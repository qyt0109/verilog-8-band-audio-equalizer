==> flow/design.v <==
module compute #(
    parameter FILTER_IN_BITS = 16,
    parameter FILTER_OUT_BITS = 16,
    parameter NUMBER_OF_TAPS = 64,
    parameter COEFF_BITS = 16,
    parameter COEFF_FRAC_BITS = 16
) (
    input clk,
    input rst,
    input clk_enable,
    input signed [FILTER_IN_BITS-1:0] delay_filter_in,   
    input signed [COEFF_BITS-1:0] coeff,   
    input phase_min,   
    output signed [FILTER_OUT_BITS-1:0] filter_out   
);
  localparam PRODUCT_BITS = FILTER_IN_BITS + COEFF_BITS;
  wire signed [PRODUCT_BITS-1:0] product = delay_filter_in * coeff;
  wire signed [PRODUCT_BITS-1 + 2:0] sign_extended_product = $signed(
      {{2{product[PRODUCT_BITS-1]}}, product}
  );
  reg signed [PRODUCT_BITS-1 + 2:0] acc_out;
  wire signed [PRODUCT_BITS-1 + 2:0] next_value_to_add = acc_out;
  wire signed [PRODUCT_BITS-1 + 3:0] add_temp = sign_extended_product + next_value_to_add;
  wire signed [PRODUCT_BITS-1 + 2:0] acc_sum = add_temp[PRODUCT_BITS-1 + 2:0];   
  wire signed [PRODUCT_BITS-1 + 2:0] acc_in = (phase_min == 1) ? sign_extended_product : acc_sum;
  reg signed [PRODUCT_BITS-1 + 2:0] acc_final;
  always @(posedge clk or posedge rst) begin
    if (rst == 1) begin
      acc_out <= 0;
    end else begin
      if (clk_enable == 1) begin
        acc_out <= acc_in;
      end
    end
  end
  always @(posedge clk or posedge rst) begin
    if (rst == 1) begin
      acc_final <= 0;
    end else begin
      if (phase_min == 1) begin
        acc_final <= acc_out;
      end
    end
  end
  localparam ACC_FINAL_BITS = PRODUCT_BITS + 2;   
  localparam ACC_FINAL_SIGN_BIT = ACC_FINAL_BITS - 1;   
  localparam ACC_FINAL_CHECK_BIT_HIGH = ACC_FINAL_SIGN_BIT - 1;  
  localparam ACC_FINAL_CHECK_BIT_LOW = COEFF_FRAC_BITS + FILTER_OUT_BITS;  
  localparam ACC_FINAL_CHECK_BITS = ACC_FINAL_CHECK_BIT_HIGH - ACC_FINAL_CHECK_BIT_LOW + 1;  
  localparam ACC_FINAL_CONVERTED_HIGH_BIT = COEFF_FRAC_BITS + FILTER_OUT_BITS - 1;
  localparam ACC_FINAL_CONVERTED_LOW_BIT = COEFF_FRAC_BITS;
  assign filter_out =
      ((acc_final[ACC_FINAL_SIGN_BIT] == 0) & (acc_final[ACC_FINAL_CHECK_BIT_HIGH:ACC_FINAL_CHECK_BIT_LOW] != {(ACC_FINAL_CHECK_BITS){1'b0}})) ? {1'b0, {(FILTER_OUT_BITS-1){1'b1}}}:  
      ((acc_final[ACC_FINAL_SIGN_BIT] == 1) & (acc_final[ACC_FINAL_CHECK_BIT_HIGH:ACC_FINAL_CHECK_BIT_LOW] != {(ACC_FINAL_CHECK_BITS){1'b1}})) ? {1'b1, {(FILTER_OUT_BITS-1){1'b0}}}:  
      acc_final[ACC_FINAL_CONVERTED_HIGH_BIT:ACC_FINAL_CONVERTED_LOW_BIT];
endmodule   
# From RTL to reports: compute
# Tool output for the design above, in the order of the flow.
# Line numbers count from 1 in the design file above.
# Operators: Yosys type, input widths -> output width; for muxes data width and select width s.
# The mark n/a stands for no value.
[inputs]
top_module = "compute"
clock_port = "clk"
cell_library = "sky130hd"
pvt_corner = "tt_025C_1v80"

# Word level
# Source: Yosys, flattened and elaborated, memories not mapped. Widths are those after wreduce; folded enables and synchronous resets count as part of the registers. Registers that Yosys merges into a memory's read port (data or address) are not register bits. Print and check cells do not count. Equal cells are merged and count once.
[bits]
input_bits = 36
out_inout_bits = 16
reg_bits = 68
[classes]
mul = 1
mux = 3
logic = 4
add_sub_neg = 1
[ops]
columns = ["cell", "count"]
rows = [
  ["$mul 16x16->32", 1],
  ["$add 32x34->34", 1],
  ["$mux 34", 1],
  ["$mux 16", 2],
  ["$and 1x1->1", 2],
  ["$not 1->1", 2],
]

# Logic depth
# Yosys ltp: most cells in a row. Word level: on the elaborated netlist, between registers, memories and ports. Mapped: between sequential cells and ports; inverters and the memories' decode and read muxes count.
[depth]
ltp_word = 4
ABC_AREA = 0
mapped_depth = 34

# Synthesis result
# Yosys stat after the flow's synthesis: flattened, memories mapped to cells. It holds for the ABC_AREA given above (unset counts as 0); a run with the other value may have another netlist.
# Totals and module areas in this step are rounded.
[mapped]
ffs = 52
mapped_area_mm2 = 0.014
buffers = 51
cells = 1547
sequential_area_mm2 = 0.0013
[types]
columns = ["cell", "count", "area_total_um2"]
rows = [
  ["sky130_fd_sc_hd__fa_1", 263, 5265.05],
  ["sky130_fd_sc_hd__ha_1", 116, 1.45E+03],
  ["sky130_fd_sc_hd__dfrtp_1", 52, 1.3E+03],
  ["sky130_fd_sc_hd__inv_1", 301, 1.13E+03],
  ["sky130_fd_sc_hd__and2_1", 116, 725.696],
  ["sky130_fd_sc_hd__nand2_1", 159, 596.822],
  ["sky130_fd_sc_hd__nor2_1", 117, 439.171],
  ["sky130_fd_sc_hd__a21oi_1", 81, 405.389],
  ["sky130_fd_sc_hd__xnor2_1", 36, 315.302],
  ["sky130_fd_sc_hd__a21o_1", 28, 210.202],
  ["sky130_fd_sc_hd__xor2_1", 24, 210.202],
  ["sky130_fd_sc_hd__mux2_2", 18, 202.694],
  ["sky130_fd_sc_hd__clkbuf_1", 46, 172.666],
  ["sky130_fd_sc_hd__o21ai_0", 30, 150.144],
  ["sky130_fd_sc_hd__o21a_1", 13, 97.594],
  ["sky130_fd_sc_hd__a211oi_1", 10, 75.072],
  ["sky130_fd_sc_hd__nand2b_1", 12, 75.072],
  ["sky130_fd_sc_hd__and3_1", 9, 56.304],
]
# Other cell types: 46; their cells: 116.

# Timing after synthesis
# Path of least setup slack by OpenSTA after synthesis, without wires, with an ideal clock, recovery checks aside; 20% of the period is set as input and as output delay. Where synthesis merged equal registers, the netlist keeps one of their names.
[synth_timing]
kind = "input-to-reg"
from = "input delay_filter_in[7]"
to = "register acc_out[33]"
t_required_ps = 10201
arrival_time_ps = 9442
stages = 31
slack_ps = 758
period_ps = 10300
delay_ps = 7481
launch_ps = 2060
synth_period_reached_ps = 9542
# "delay_ps" is the arrival time less input delay plus setup time.
# "stages" counts driving pins, that of a launching flip-flop among them; a cell with two outputs on the path counts twice.
# "synth_period_reached_ps" is the clock period less the worst setup slack; recovery checks do not enter. This is arithmetic on one report: input and output delays are still those of the set period (20% each).
# The rows between start and end are the longest chain of elaborated cells between them; the timing report does not say that the signal goes this way. Where chains are equally long, one stands for them.
# A line is the first line of the expression or statement that the cell stems from. Yosys adds cells for indexed reads and writes and turns some case tables into memories.
[synth_via]
cell_sequence = "sky130_fd_sc_hd__clkbuf_1 -> sky130_fd_sc_hd__nand2_1 -> sky130_fd_sc_hd__fa_1 -> sky130_fd_sc_hd__inv_1 -> sky130_fd_sc_hd__fa_1 -> sky130_fd_sc_hd__inv_1 -> sky130_fd_sc_hd__fa_1 -> sky130_fd_sc_hd__inv_1 -> sky130_fd_sc_hd__fa_1 -> sky130_fd_sc_hd__fa_1 -> sky130_fd_sc_hd__inv_1 -> sky130_fd_sc_hd__fa_1 -> sky130_fd_sc_hd__inv_1 -> sky130_fd_sc_hd__ha_1 -> sky130_fd_sc_hd__a21oi_1 -> sky130_fd_sc_hd__o21ai_0 -> sky130_fd_sc_hd__or3_1 -> sky130_fd_sc_hd__o21a_1 -> sky130_fd_sc_hd__a311oi_1 -> sky130_fd_sc_hd__xnor2_1 -> sky130_fd_sc_hd__ha_1 -> sky130_fd_sc_hd__clkbuf_1 -> sky130_fd_sc_hd__o21a_1 -> sky130_fd_sc_hd__a221o_1 -> sky130_fd_sc_hd__a2111o_1 -> sky130_fd_sc_hd__o211ai_1 -> sky130_fd_sc_hd__a31oi_1 -> sky130_fd_sc_hd__mux2i_1 -> sky130_fd_sc_hd__nor2_1 -> sky130_fd_sc_hd__nor2_2 -> sky130_fd_sc_hd__a311oi_1"
elab_chain_len = 3
cells_between = 3
lines_between = 3
cone_classes = "add/sub: 1; mul: 1; mux: 1"
[synth_rtl]
columns = ["item", "line", "rtl"]
rows = [
  ["from (decl)", 11, "input signed [FILTER_IN_BITS-1:0] delay_filter_in,"],
  ["$mul 16x16->32", 17, ""],
  ["$add 32x34->34", 23, ""],
  ["$mux 34", 25, ""],
  ["to (assign)", 29, "acc_out <= 0;"],
  ["to (assign)", 32, "acc_out <= acc_in;"],
  ["to (decl)", 21, ""],
]

# Path in the finished layout
# From the final timing report of run B: the path of least setup slack in the routed layout; clock arrival at registers is part of the times.
# The path's times are printed in steps of 10 ps; the period is the one set.
[layout_timing]
kind = "input-to-reg"
from = "input delay_filter_in[8]"
to = "register acc_out[23]"
launch_ps = 1980
stages = 33
t_required_ps = 10110
slack_ps = 690
period_ps = 9900
arrival_time_ps = 9410
# The rows between start and end are the longest chain of elaborated cells between them; the timing report does not say that the signal goes this way. Where chains are equally long, one stands for them.
[layout_via]
cell_sequence = "sky130_fd_sc_hd__buf_6 -> sky130_fd_sc_hd__and2_4 -> sky130_fd_sc_hd__fa_1 -> sky130_fd_sc_hd__inv_2 -> sky130_fd_sc_hd__fa_2 -> sky130_fd_sc_hd__fa_1 -> sky130_fd_sc_hd__inv_2 -> sky130_fd_sc_hd__fa_1 -> sky130_fd_sc_hd__fa_1 -> sky130_fd_sc_hd__inv_2 -> sky130_fd_sc_hd__fa_1 -> sky130_fd_sc_hd__inv_2 -> sky130_fd_sc_hd__ha_4 -> sky130_fd_sc_hd__buf_4 -> sky130_fd_sc_hd__nand2_2 -> sky130_fd_sc_hd__o21ai_2 -> sky130_fd_sc_hd__or3_4 -> sky130_fd_sc_hd__o21a_1 -> sky130_fd_sc_hd__buf_4 -> sky130_fd_sc_hd__a311oi_4 -> sky130_fd_sc_hd__xnor2_2 -> sky130_fd_sc_hd__ha_4 -> sky130_fd_sc_hd__o21a_1 -> sky130_fd_sc_hd__a221o_1 -> sky130_fd_sc_hd__a2111o_1 -> sky130_fd_sc_hd__buf_6 -> sky130_fd_sc_hd__buf_4 -> sky130_fd_sc_hd__buf_4 -> sky130_fd_sc_hd__a21oi_2 -> sky130_fd_sc_hd__xor2_1 -> sky130_fd_sc_hd__o21ai_0 -> sky130_fd_sc_hd__a21oi_1 -> sky130_fd_sc_hd__nor2_1"
elab_chain_len = 3
cells_between = 3
lines_between = 3
cone_classes = "add/sub: 1; mul: 1; mux: 1"
[layout_rtl]
columns = ["item", "line", "rtl"]
rows = [
  ["from (decl)", 11, "input signed [FILTER_IN_BITS-1:0] delay_filter_in,"],
  ["$mul 16x16->32", 17, ""],
  ["$add 32x34->34", 23, ""],
  ["$mux 34", 25, ""],
  ["to (assign)", 29, "acc_out <= 0;"],
  ["to (assign)", 32, "acc_out <= acc_in;"],
  ["to (decl)", 21, ""],
]

# Flow measurements of compute on sky130hd: 2 stored runs with different settings, listed in no order. Input and output delays are each 20% of the period that was set; the output load is 0.01 pF.
# "worstPathTime_ps" is the time allowed to the run's worst setup path (the clock period less input and output delay, where it has them) less its slack. Clock arrival times count: a late capture clock shortens it, a late launch clock lengthens it.
# "worstPathTime_ps" is given in steps of 10 ps.
# Results are given in rounded form.

[[run]]
name = "run A"
[run.settings]
period_ns = 6.26
CORE_UTILIZATION = 68
PLACE_DENSITY = 0.91
HOLD_SLACK_MARGIN = 0.28
CORE_MARGIN = 2
TNS_END_PERCENT = 95
CAP_MARGIN = 40
MIN_ROUTING_LAYER = "met1"
SLEW_MARGIN = 20
[run.results]
outcome = "incomplete, routing halted on GRT-0232"

[[run]]
name = "run B"
[run.settings]
period_ns = 9.9
CORE_UTILIZATION = 65
SETUP_SLACK_MARGIN = 0.87
PLACE_DENSITY_LB_ADDON = 0.1
TNS_END_PERCENT = 90
GPL_ROUTABILITY_DRIVEN = 1
CTS_CLUSTER_SIZE = 63
CAP_MARGIN = 10
MAX_ROUTING_LAYER = "met4"
CORE_MARGIN = 2
SLEW_MARGIN = 20
[run.results]
synth_area_mm2 = 0.014
die_mm2 = 0.022
finalUtil_pct = 77
fin_ws_ps = 690
tns_ps = 0
worstPathTime_ps = 7230
path_kind = "input-to-reg"
